==> flow/design.v <==
module adder #(
    parameter int WIDTH = 8,
    parameter bit REGISTER_INPUT = 1,
    parameter bit REGISTER_OUTPUT = 1
) (
    input  logic             clk,
    input  logic [WIDTH-1:0] in0,
    input  logic [WIDTH-1:0] in1,
    output logic [WIDTH-1:0] sum
);
  logic [WIDTH-1:0] in0_int, in1_int;
  if (REGISTER_INPUT) begin : g_reg_inputs
    logic [WIDTH-1:0] in0_r = '0;
    logic [WIDTH-1:0] in1_r = '0;
    always @(posedge clk) {in0_r, in1_r} <= {in0, in1};
    assign {in0_int, in1_int} = {in0_r, in1_r};
  end else begin : g_comb_inputs
    assign {in0_int, in1_int} = {in0, in1};
  end
  logic [WIDTH-1:0] sum_int;
  assign sum_int = in0_int + in1_int;
  if (REGISTER_OUTPUT) begin : g_reg_outputs
    logic [WIDTH-1:0] sum_r = '0;
    always @(posedge clk) sum_r <= sum_int;
    assign sum = sum_r;
  end else begin : g_comb_outputs
    assign sum = sum_int;
  end
endmodule
# --- Tool chain data of adder ---
# Tool output for the design above, in the order of the flow.
# Lines are those of the file above, counted from 1.
# Library cell names are shortened.
setup:
  top_module: "adder"
  clock: "clk"
  cell_library: "sky130hd"
  lib_corner: "tt_025C_1v80"

# --- Word level ---
# Yosys after proc, flatten, opt, wreduce and memory -nomap, before mapping. Enables and synchronous resets that opt folds into registers are not counted as muxes. Memory bits, and registers merged into a memory's read port (data or address), are not among the register bits. Print and check cells are not counted. Equal cells are merged and count once.
word_totals:
  ff_bits: 24
  input_bits: 17
  output_inout_bits: 8
  wordCells: 4
classes:
  addsub: 1
op_table:
  columns: ["op", "n"]
  rows:
  - ["8-bit adder", 1]

# --- Longest topological paths ---
# Yosys ltp: most cells in a row. Word level: on the elaborated netlist, between registers, memories and ports. Mapped: between sequential cells and ports; inverters and the memories' decode and read muxes count.
depth:
  word_depth: 1
  ABC_AREA: 0
  mapped_depth: 6
  mapped_depth_nobuf: 6

# --- After synthesis ---
# Yosys stat after the flow's synthesis: flattened, memories mapped to cells. It holds for the ABC_AREA given above (unset counts as 0); a run with the other value may have another netlist.
# Totals and module areas in this step are rounded.
types:
  columns: ["cell_type", "n", "type_area_um2"]
  rows:
  - ["dfxtp_1", 24, 480.461]
  - ["ha_1", 7, 87.584]
  - ["a21oi_1", 5, 25.024]
  - ["o211ai_1", 3, 22.522]
  - ["fa_1", 1, 20.019]
  - ["inv_1", 5, 18.768]
  - ["xnor2_1", 2, 17.517]
  - ["xor2_1", 2, 17.517]
  - ["nor2b_4", 1, 13.763]
  - ["o21ai_0", 2, 10.01]
  - ["a221oi_1", 1, 8.758]
  - ["o2bb2ai_1", 1, 8.758]
  - ["o311ai_0", 1, 8.758]
  - ["o311ai_1", 1, 8.758]
  - ["o31a_1", 1, 8.758]
  - ["a211oi_1", 1, 7.507]
  - ["a21o_1", 1, 7.507]
  - ["nor3b_1", 1, 7.507]
# Other cell types: 6; their cells: 6.
mapped:
  mapped_cells: 66
  mapped_area_mm2: 0.000812
  seqArea_mm2: 0.00048
  ff_cells: 24
  buf_cells: 0

# --- Worst setup path after synthesis ---
# Path of least setup slack by OpenSTA after synthesis, without wires, with an ideal clock, recovery checks aside; 20% of the period is set as input and as output delay. Where synthesis merged equal registers, the netlist keeps one of their names.
synth_path:
  kind: "flip-flop to flip-flop"
  startpoint: "register g_reg_inputs.in0_r[0]"
  endpoint: "register g_reg_outputs.sum_r[6]"
  clock_period_ns: 2.17
  setup_ns: 0.139
  launch_ns: 0.000
  arrival_ns: 1.286
  required_time_ns: 2.031
  slack_ns: 0.745
  path_delay_ns: 1.425
  stages: 7
  path_buffers: 0
  period_less_setup_slack_ns: 1.425
# "path_delay_ns" is the arrival time less input delay plus setup time.
# "stages": output pins that drive a net of the path, with the launching flip-flop's if there is one; two outputs of one cell count as two.
# "period_less_setup_slack_ns" = period - worst setup slack (recovery checks aside). The figure is calculated, with input and output delays left at 20% of the set period.
# The rows between start and end are the longest chain of elaborated cells between them; the timing report does not say that the signal goes this way. Where chains are equally long, one stands for them.
# A line is the first line of the expression or statement that the cell stems from. Yosys adds cells for indexed reads and writes and turns some case tables into memories.
synth_via:
  cell_sequence: "dfxtp_1 ha_1 inv_1 fa_1 nor2b_4 o31a_1 o311ai_1"
  elab_chain_len: 1
  cone_cells: 1
  cone_lines: 1
  classes_between: "add/sub (1)"
synth_lines:
  columns: ["item", "line_no", "text"]
  rows:
  - ["start: declaration", 13, "logic [WIDTH-1:0] in0_r = '0;"]
  - ["8-bit adder", 21, "assign sum_int = in0_int + in1_int;"]
  - ["end: assignment", 24, "always @(posedge clk) sum_r <= sum_int;"]
  - ["end: declaration", 23, "logic [WIDTH-1:0] sum_r = '0;"]

# --- Path in the finished layout ---
# Path of least setup slack in the final report of stored run 1 (OpenROAD, finished layout, wires in). Where an end is a register, its clock arrival counts in the times.
layout_path:
  kind: "flip-flop to flip-flop"
  startpoint: "register g_reg_inputs.in0_r[0]"
  endpoint: "register g_reg_outputs.sum_r[6]"
  clock_period_ns: 2.73
  setup_ns: 0.12
  launch_ns: 0.32
  arrival_ns: 1.94
  required_time_ns: 2.93
  slack_ns: 0.99
  stages: 7
  path_buffers: 0
# The rows between start and end are the longest chain of elaborated cells between them; the timing report does not say that the signal goes this way. Where chains are equally long, one stands for them.
layout_via:
  cell_sequence: "dfxtp_1 ha_1 inv_1 fa_1 nor2b_4 o31a_1 o311ai_1"
  elab_chain_len: 1
  cone_cells: 1
  cone_lines: 1
  classes_between: "add/sub (1)"
layout_lines:
  columns: ["item", "line_no", "text"]
  rows:
  - ["start: declaration", 13, "logic [WIDTH-1:0] in0_r = '0;"]
  - ["8-bit adder", 21, "assign sum_int = in0_int + in1_int;"]
  - ["end: assignment", 24, "always @(posedge clk) sum_r <= sum_int;"]
  - ["end: declaration", 23, "logic [WIDTH-1:0] sum_r = '0;"]

==> results <==
Record of 2 stored runs of the RTL-to-layout flow on adder, platform sky130hd. The runs are unordered. Constraints: input delay and output delay 20% of the set period each, output load 0.01 pF.
"achieved_period_ns" means the clock period less the worst setup slack. The figure is calculated, with input and output delays left at 20% of the set period.
"timing.worst_path_ns" is the time allowed to the run's worst setup path (the clock period less input and output delay, where it has them) less its slack. Clock arrival times count: a late capture clock shortens it, a late launch clock lengthens it.
"fin_power_mw" rests on the timing tool's default activity at the inputs, not on a simulated workload.
The results are shown rounded.

--- stored run 1 ---
==> flow/run.sh <==
#!/bin/bash
# the make line also repeats the synthesis and layout settings of config.mk as NAME=value (left out here)
make -C /OpenROAD-flow-scripts/flow DESIGN_CONFIG=/design/flow/config.mk WORK_HOME=/design/flow/orfs CLKGATE_MAP_FILE= finish
==> flow/config.mk <==
export PLATFORM = sky130hd
export DESIGN_NAME = adder
export DESIGN_NICKNAME = adder
export VERILOG_FILES = /design/flow/design.v
export SDC_FILE = /design/flow/constraint.sdc
export NUM_CORES = 4
export LEC_CHECK = 0
export CAP_MARGIN = 20
export CELL_PAD_IN_SITES_DETAIL_PLACEMENT = 0
export CORE_ASPECT_RATIO = 0.77
export CORE_MARGIN = 2
export CORE_UTILIZATION = 60
export CTS_CLUSTER_SIZE = 37
export GPL_ROUTABILITY_DRIVEN = 1
export MIN_ROUTING_LAYER = met1
export PLACE_DENSITY_LB_ADDON = 0.14
export SETUP_SLACK_MARGIN = 0.75
export SLEW_MARGIN = 0
export TNS_END_PERCENT = 40
==> flow/constraint.sdc <==
create_clock -name core_clock -period 2.73 [get_ports {clk}]
set_input_delay 0.5460 -clock core_clock [delete_from_list [all_inputs] [get_ports {clk}]]
set_output_delay 0.5460 -clock core_clock [all_outputs]
set_load 0.01 [all_outputs]

==> results, as YAML <==
results:
  post_synth_area_mm2: 0.000812
  post_route_stdcell_area_mm2: 0.00112
  achieved_period_ns: 1.739
  final_setup_ws_ns: 0.991
  total_die_area_mm2: 0.00167
  worst_hold_slack_ns: 0.472
  timing.worst_path_ns: 1.74
  timing.worst_path_kind: "flip-flop to flip-flop"
  fin_power_mw: 0.801

--- stored run 2 ---
==> flow/run.sh <==
#!/bin/bash
# the make line also repeats the synthesis and layout settings of config.mk as NAME=value (left out here)
make -C /OpenROAD-flow-scripts/flow DESIGN_CONFIG=/design/flow/config.mk WORK_HOME=/design/flow/orfs CLKGATE_MAP_FILE= finish
==> flow/config.mk <==
export PLATFORM = sky130hd
export DESIGN_NAME = adder
export DESIGN_NICKNAME = adder
export VERILOG_FILES = /design/flow/design.v
export SDC_FILE = /design/flow/constraint.sdc
export NUM_CORES = 4
export LEC_CHECK = 0
export CAP_MARGIN = 10
export CELL_PAD_IN_SITES_GLOBAL_PLACEMENT = 2
export CORE_MARGIN = 10
export CORE_UTILIZATION = 59
export MAX_ROUTING_LAYER = met4
export MIN_ROUTING_LAYER = met1
export PLACE_DENSITY = 0.66
export SETUP_SLACK_MARGIN = 0.27
export SLEW_MARGIN = 20
export TNS_END_PERCENT = 100
==> flow/constraint.sdc <==
create_clock -name core_clock -period 1.4 [get_ports {clk}]
set_input_delay 0.2800 -clock core_clock [delete_from_list [all_inputs] [get_ports {clk}]]
set_output_delay 0.2800 -clock core_clock [all_outputs]
set_load 0.01 [all_outputs]

==> results, as YAML <==
outcome: "no results, placement failed with GPL-0301"
